==> flow/design.v <==
`timescale 1ns / 1ps
module axi_cfg_regs
#(
parameter C_S_AXI_DATA_WIDTH = 32,
parameter C_S_AXI_ADDR_WIDTH = 30
)
(
    input busy,
    input S_AXI_ACLK,
    input S_AXI_ARESETN,
    input [C_S_AXI_ADDR_WIDTH - 1:0] S_AXI_AWADDR, 
    input S_AXI_AWVALID,
    input [C_S_AXI_ADDR_WIDTH - 1:0] S_AXI_ARADDR, 
    input S_AXI_ARVALID,
    input [C_S_AXI_DATA_WIDTH - 1:0] S_AXI_WDATA,  
    input [(C_S_AXI_DATA_WIDTH/8 - 1):0] S_AXI_WSTRB,  
    input S_AXI_WVALID, 
    input S_AXI_RREADY, 
    input S_AXI_BREADY, 
    output [29:0] mem_addr,  
    output mem_wen,
    output [C_S_AXI_DATA_WIDTH - 1:0] mem_data_in,
    input [C_S_AXI_DATA_WIDTH - 1:0] mem_data_out,
    output reg S_AXI_AWREADY, 
    output reg S_AXI_ARREADY, 
    output reg S_AXI_WREADY,  
    output reg [C_S_AXI_DATA_WIDTH - 1:0] S_AXI_RDATA,
    output reg [1:0] S_AXI_RRESP,
    output reg S_AXI_RVALID,  
    output reg [1:0] S_AXI_BRESP,
    output reg S_AXI_BVALID,  
    input [31:0] debug_in,
    output [31:0] debug,
    output [31:0] ctrl,
    output [31:0] num_init_samples,
    output [31:0] num_init_steps,
    output [31:0] num_train_samples,
    output [31:0] num_train_steps,
    output [31:0] num_test_samples,
    output [31:0] num_test_steps,
    output [31:0] num_steps_per_sample,
    output [2:0] current_state_out,
    output  load_node,
    input   [11 : 0] node_dout
);
reg num_train_samples_reg_valid = 0;
reg [31:0] num_train_samples_reg = 0;
reg num_test_samples_reg_valid = 0;
reg [31:0] num_test_samples_reg = 0;
reg num_init_samples_reg_valid = 0;
reg [31:0] num_init_samples_reg = 0;
reg num_init_steps_reg_valid = 0;
reg [31:0] num_init_steps_reg = 0;
reg num_train_steps_reg_valid = 0;
reg [31:0] num_train_steps_reg = 0;
reg num_test_steps_reg_valid = 0;
reg [31:0] num_test_steps_reg = 0;
reg num_steps_per_sample_reg_valid = 0;
reg [31:0] num_steps_per_sample_reg = 0;
reg [31:0] debug_reg = 0;
reg  debug_reg_addr_valid = 0;
reg [31:0] ctrl_reg;
reg ctrl_reg_addr_valid = 0;
reg mem_reg_addr_valid = 0;
reg reservoir_node_reg_valid = 0;
reg [2:0] current_state = 0;
reg [2:0] next_state = 0;
reg [29:0] local_address = 0;
reg local_address_valid = 1;
wire [1:0] combined_S_AXI_AWVALID_S_AXI_ARVALID;
reg write_enable_registers = 0;
reg send_read_data_to_AXI = 0;
wire Local_Reset;
localparam reset = 0, idle = 1, read_transaction_in_progress = 2, write_transaction_in_progress = 3, mem_read_transaction_done_stage = 4, complete = 5;
assign Local_Reset = ~S_AXI_ARESETN;
assign combined_S_AXI_AWVALID_S_AXI_ARVALID = {S_AXI_AWVALID, S_AXI_ARVALID};
assign debug = debug_reg;
assign ctrl = ctrl_reg;
assign current_state_out = current_state;
always @ (posedge S_AXI_ACLK) begin
    if (Local_Reset)
        current_state <= reset;
    else
        current_state <= next_state;
end
always @ (current_state, combined_S_AXI_AWVALID_S_AXI_ARVALID, S_AXI_ARVALID, S_AXI_RREADY, S_AXI_AWVALID, S_AXI_WVALID, S_AXI_BREADY, local_address, local_address_valid) begin
    S_AXI_ARREADY = 0;
    S_AXI_RRESP = 2'b00;
    S_AXI_RVALID = 0;
    S_AXI_WREADY = 0;
    S_AXI_BRESP = 2'b00;
    S_AXI_BVALID = 0;
    S_AXI_WREADY = 0;
    S_AXI_AWREADY = 0;
    write_enable_registers = 0;
    send_read_data_to_AXI = 0;
    next_state = current_state;
    case (current_state)
        reset:
            next_state = idle;
        idle:
        begin
            case (combined_S_AXI_AWVALID_S_AXI_ARVALID)
                2'b01:
                    next_state = read_transaction_in_progress;
                2'b10:
                    next_state = write_transaction_in_progress;
            endcase
        end
        read_transaction_in_progress:
        begin
            next_state = mem_read_transaction_done_stage;
        end
        write_transaction_in_progress:
        begin
            next_state = write_transaction_in_progress;
			write_enable_registers = 1;
            S_AXI_AWREADY = S_AXI_AWVALID;
            S_AXI_WREADY = S_AXI_WVALID;
            S_AXI_BRESP = 2'b00;
            S_AXI_BVALID = 1;
			if (S_AXI_BREADY == 1)
			    next_state = complete;
        end
        mem_read_transaction_done_stage:
        begin
            next_state = mem_read_transaction_done_stage;
            S_AXI_ARREADY = S_AXI_ARVALID;
            S_AXI_RVALID = 1;
            S_AXI_RRESP = 2'b00;
            send_read_data_to_AXI = 1;
            if (S_AXI_RREADY == 1) 
                next_state = complete;
        end
        complete:
        begin
            case (combined_S_AXI_AWVALID_S_AXI_ARVALID) 
				2'b00:
                     next_state = idle;
				default:
                    next_state = complete;
			endcase;
        end
    endcase
end
always @(send_read_data_to_AXI, 
        local_address, 
        local_address_valid, 
        debug_reg, 
        ctrl_reg, 
        mem_data_out,
        num_train_samples_reg,
        num_test_samples_reg,
        num_init_samples_reg,
        num_steps_per_sample_reg,
        num_train_steps_reg,
        num_test_steps_reg,
        num_init_steps_reg,
        node_dout
        )
begin
    S_AXI_RDATA = 32'b0;
    if (local_address_valid == 1 && send_read_data_to_AXI == 1)
    begin
        case(local_address)
            16'h0000:
                S_AXI_RDATA = ctrl_reg;
            16'h0004:
                S_AXI_RDATA = debug_reg;
            16'h0008:
                S_AXI_RDATA = num_init_samples_reg;
            16'h000C:
                S_AXI_RDATA = num_train_samples_reg;
            16'h0010:
                S_AXI_RDATA = num_test_samples_reg;
            16'h0014:
                S_AXI_RDATA = num_steps_per_sample_reg;
            16'h0018:
                S_AXI_RDATA = num_init_steps_reg;
            16'h001C:
                S_AXI_RDATA = num_train_steps_reg;
            16'h0020:
                S_AXI_RDATA = num_test_steps_reg;
            16'h0024:
                S_AXI_RDATA = node_dout;
            default:
                S_AXI_RDATA = mem_data_out;
        endcase;     
    end
end
always  @(posedge S_AXI_ACLK)
begin
    if (Local_Reset)
        local_address = 0;
    else
    begin
        if (local_address_valid == 1)
        begin
            case (combined_S_AXI_AWVALID_S_AXI_ARVALID)
                2'b10:
                    local_address = S_AXI_AWADDR[29:0];
                2'b01:     
                    local_address = S_AXI_ARADDR[29:0];
            endcase
        end
    end
end
always @(local_address,write_enable_registers)
begin
    ctrl_reg_addr_valid = 0;
    debug_reg_addr_valid = 0;
    num_init_samples_reg_valid = 0;
    num_train_samples_reg_valid = 0;
    num_test_samples_reg_valid = 0;
    num_steps_per_sample_reg_valid = 0;
    num_init_steps_reg_valid = 0;
    num_train_steps_reg_valid = 0;
    num_test_steps_reg_valid = 0;
    reservoir_node_reg_valid = 0;
    local_address_valid = 1;
    if (write_enable_registers)
    begin
        case (local_address)
            30'h0000_0000:
                ctrl_reg_addr_valid = 1;
            30'h0000_0004:
                debug_reg_addr_valid = 1;
            30'h0000_0008:
                num_init_samples_reg_valid = 1;
            30'h0000_000C:
                num_train_samples_reg_valid = 1;
            30'h0000_0010:
                num_test_samples_reg_valid = 1;
            30'h0000_0014:
                num_steps_per_sample_reg_valid = 1;
            30'h0000_0018:
                num_init_steps_reg_valid = 1;
            30'h0000_001C:
                num_train_steps_reg_valid = 1;
            30'h0000_0020:
                num_test_steps_reg_valid = 1;
            30'h0000_0024:
                reservoir_node_reg_valid = 1;
            default:
            begin
                local_address_valid = 1;
            end
        endcase
    end
end
always @(posedge S_AXI_ACLK)
begin
    if (Local_Reset)
        ctrl_reg = 0;
    else
    begin
        if(ctrl_reg_addr_valid)
            ctrl_reg = {S_AXI_WDATA[31:2],busy,S_AXI_WDATA[0]};
        else begin
            ctrl_reg[1] = busy;
            ctrl_reg[0] = 0;
        end
    end
end
always @(posedge S_AXI_ACLK)
begin
    if (Local_Reset)
        debug_reg = 0;
    else
    begin
        debug_reg = debug_in;
    end
end
always @(posedge S_AXI_ACLK)
begin
    if (Local_Reset)
        num_init_samples_reg = 0;
    else
    begin
        if(num_init_samples_reg_valid)
            num_init_samples_reg = S_AXI_WDATA;
    end
end
always @(posedge S_AXI_ACLK)
begin
    if (Local_Reset)
        num_train_samples_reg = 0;
    else
    begin
        if(num_train_samples_reg_valid)
            num_train_samples_reg = S_AXI_WDATA;
    end
end
always @(posedge S_AXI_ACLK)
begin
    if (Local_Reset)
        num_test_samples_reg = 0;
    else
    begin
        if(num_test_samples_reg_valid)
            num_test_samples_reg = S_AXI_WDATA;
    end
end
always @(posedge S_AXI_ACLK)
begin
    if (Local_Reset)
        num_steps_per_sample_reg = 0;
    else
    begin
        if(num_steps_per_sample_reg_valid)
            num_steps_per_sample_reg = S_AXI_WDATA;
    end
end
always @(posedge S_AXI_ACLK)
begin
    if (Local_Reset)
        num_init_steps_reg = 0;
    else
    begin
        if(num_init_steps_reg_valid)
            num_init_steps_reg = S_AXI_WDATA;
    end
end
always @(posedge S_AXI_ACLK)
begin
    if (Local_Reset)
        num_train_steps_reg = 0;
    else
    begin
        if(num_train_steps_reg_valid)
            num_train_steps_reg = S_AXI_WDATA;
    end
end
always @(posedge S_AXI_ACLK)
begin
    if (Local_Reset)
        num_test_steps_reg = 0;
    else
    begin
        if(num_test_steps_reg_valid)
            num_test_steps_reg = S_AXI_WDATA;
    end
end
assign mem_wen = write_enable_registers && (local_address[29:24] > 0) && ~busy;
assign mem_data_in = S_AXI_WDATA;
assign mem_addr[29:0] = (combined_S_AXI_AWVALID_S_AXI_ARVALID[1]) ? {2'h0,S_AXI_AWADDR[29:2]} : ( (combined_S_AXI_AWVALID_S_AXI_ARVALID[0]) ? {2'h0,S_AXI_ARADDR[29:2]} : 30'h00);
assign num_init_samples = num_init_samples_reg;
assign num_train_samples = num_train_samples_reg;
assign num_test_samples = num_test_samples_reg;
assign num_steps_per_sample = num_steps_per_sample_reg;
assign num_init_steps = num_init_steps_reg;
assign num_train_steps = num_train_steps_reg;
assign num_test_steps = num_test_steps_reg;
assign load_node = reservoir_node_reg_valid;
endmodule
From RTL to reports: axi_cfg_regs
The steps from the RTL of axi_cfg_regs to its reports follow in flow order.
Lines are those of the file above, counted from 1.
Cell names lack the library's common part.
Not given: -
- top module: axi_cfg_regs
- clock port: S_AXI_ACLK
- cell library: sky130hd
- corner: tt_025C_1v80

Word-level counts
Source: Yosys, flattened and elaborated, memories not mapped. Widths are those after wreduce. Registers that Yosys merges into a memory's read port (data or address) are not register bits. Print and check cells do not count. Equal cells are merged and count once.
- equality and inequality tests at 17
- $lt $le $gt $ge at 1
- reductions and logical operators: 9
- bitwise logic cells: 1
- multiplexer cells at 33
- operators with widths (kind ; number):
    32-bit case mux with 10-bit select ; 1
    30-bit by 5-bit == test with 1-bit output (second input constant) ; 4
    30-bit by 4-bit == test with 1-bit output (second input constant) ; 2
    30-bit by 6-bit == test with 1-bit output (second input constant) ; 2
    30-bit case mux with 2-bit select ; 1
    28-bit two-way mux ; 2
    32-bit two-way mux ; 1
    30-bit by 3-bit == test with 1-bit output (second input constant) ; 1
    30-bit logical NOT ; 1
    1-bit two-way mux ; 24
    3-bit case mux with 6-bit select ; 1
    3-bit by 2-bit == test with 1-bit output (second input constant) ; 2
    3-bit == test (second input constant) ; 2
    6-bit by 1-bit > comparator with 1-bit output (second input constant) ; 1
    6-bit nonzero test ; 1
    3-bit case mux with 2-bit select ; 1
    3-bit two-way mux ; 2
    2-bit AND reduction ; 2
    3-bit by 1-bit == test with 1-bit output (second input constant) ; 1
    3-bit != test (second input constant) ; 1
    3-bit logical NOT ; 1
    1-bit logical AND ; 2
    2-bit by 1-bit == test with 1-bit output (second input constant) ; 1
    2-bit == test (second input constant) ; 1
    2-bit logical NOT ; 1
    2-bit nonzero test ; 1
    1-bit NOT ; 1
- noted input port bits: 180
- noted flip-flop bits (word level): 321
- cells after elaboration at 74

Longest topological paths
Longest topological path by Yosys (ltp), each cell counted once; first at word level (registers and memories cut), then after technology mapping (sequential cells cut; the memories' decode and read muxes count).
- word-level depth: 4
- ABC_AREA: 0
- gate-level depth with buffers: 9
- noted gate-level depth less buffers: 7

Synthesis result
Source: synth_stat.txt of the flow (Yosys; design flattened, memories mapped). It holds for the ABC_AREA given above (unset counts as 0); a run with the other value may have another netlist.
Totals and module areas in this step are rounded.
- cell types (type ; number ; area in all (sq um)):
    dfxtp_1 ; 321 ; 6.43E+03
    nand2_1 ; 603 ; 2.26E+03
    a21boi_1 ; 147 ; 1.1E+03
    a21boi_0 ; 109 ; 818.285
    mux2i_1 ; 74 ; 740.71
    clkbuf_1 ; 115 ; 431.664
    buf_2 ; 67 ; 335.322
    o211a_1 ; 30 ; 300.288
    buf_4 ; 39 ; 292.781
    a22oi_1 ; 37 ; 277.766
    o21ai_0 ; 55 ; 275.264
    and2_1 ; 39 ; 243.984
    o2bb2ai_1 ; 19 ; 166.41
    a21oi_1 ; 33 ; 165.158
    a22o_4 ; 8 ; 140.134
    a211oi_1 ; 15 ; 112.608
    nor4_4 ; 5 ; 106.352
    nor2_1 ; 26 ; 97.594
Other cell types: 45; their cells: 181.
- buffer cells at 230
- chip area (Yosys) at 15800 sq um
- mapped flip-flops: 321
- standard cells after synthesis: 1923

Timing after synthesis
Source: OpenSTA report_checks on the synthesized netlist (no wires, ideal clock, input and output delay 20% of the period each), path of least setup slack; recovery checks are left aside. Register names are those of the netlist, which keeps one name where synthesis merged equal registers.
- path type: flip-flop to output port
- start: register local_address[5]
- end: output port S_AXI_RDATA[12]
- noted clock period: 3.04 ns
- noted delay of the path: 2.197 ns
- buffers on the path at 4
- arrival time: 2.197 ns
- stages at 10
- launch time at the first pin: 0.000 ns
- required time at 2.432 ns
- noted external output delay: 0.608 ns
- noted path slack: 0.235 ns
- synthesis period reached: 2.805 ns
"delay of the path" = arrival - input delay + setup time.
At an output port there is no setup time.
"stages" counts driving pins, that of a launching flip-flop among them; a cell with two outputs on the path counts twice.
"synthesis period reached" = period - worst setup slack (recovery checks aside). The figure is calculated, with input and output delays left at 20% of the set period.
Between the ends stands the longest chain of elaborated cells between them, by number of cells; it is not shown to be the way that was timed. Of several equally long chains one is given.
Each line given opens the expression or statement behind the cell; cells for indexed reads and writes are added by Yosys, which also makes memories of some case tables.
At most two assigning lines are given for a register; there are more.
- path through: dfxtp_1 -> buf_6 -> or4_1 -> buf_2 -> or4_1 -> buf_2 -> buf_2 -> nor2_1 -> a21oi_1 -> a31oi_1
- noted length of the longest elaborated chain: 3
- noted elaborated cells on any way between the ends: 12
- classes of those cells: eq/ne (9); mux (2); reduce/logical (1)
- RTL lines, path post-synthesis (what ; line ; source):
    start: declaration ; 68 ; reg [29:0] local_address = 0;
    start: assignment ; 201 ; local_address = S_AXI_AWADDR[29:0];
    start: assignment ; 203 ; local_address = S_AXI_ARADDR[29:0];
    30-bit by 6-bit == test with 1-bit output ; 165 ; case(local_address)
    32-bit case mux with 10-bit select ; 165 ;
    32-bit two-way mux ; 163 ; if (local_address_valid == 1 && send_read_data_to_AXI == 1)
    end: declaration ; 27 ; output reg [C_S_AXI_DATA_WIDTH - 1:0] S_AXI_RDATA,

Appendix: runs

axi_cfg_regs on sky130hd: 2 stored runs with different settings, listed in no order. Input and output delays are each 20% of the period that was set; the output load is 0.01 pF.

Record 1
Settings were period_ns = 4.3; CORE_UTILIZATION = 65; SETUP_SLACK_MARGIN = -0.07; PLACE_DENSITY = 0.78; CORE_ASPECT_RATIO = 0.7; CORE_MARGIN = 2; TNS_END_PERCENT = 5; ABC_AREA = 0; SLEW_MARGIN = 30; CAP_MARGIN = 20
- did not finish, routing stopped with GRT-0232

Record 2
Settings were period_ns = 3.42; CORE_UTILIZATION = 60; CAP_MARGIN = 20; CORE_MARGIN = 2; SLEW_MARGIN = 20
- did not finish, routing stopped with GRT-0232
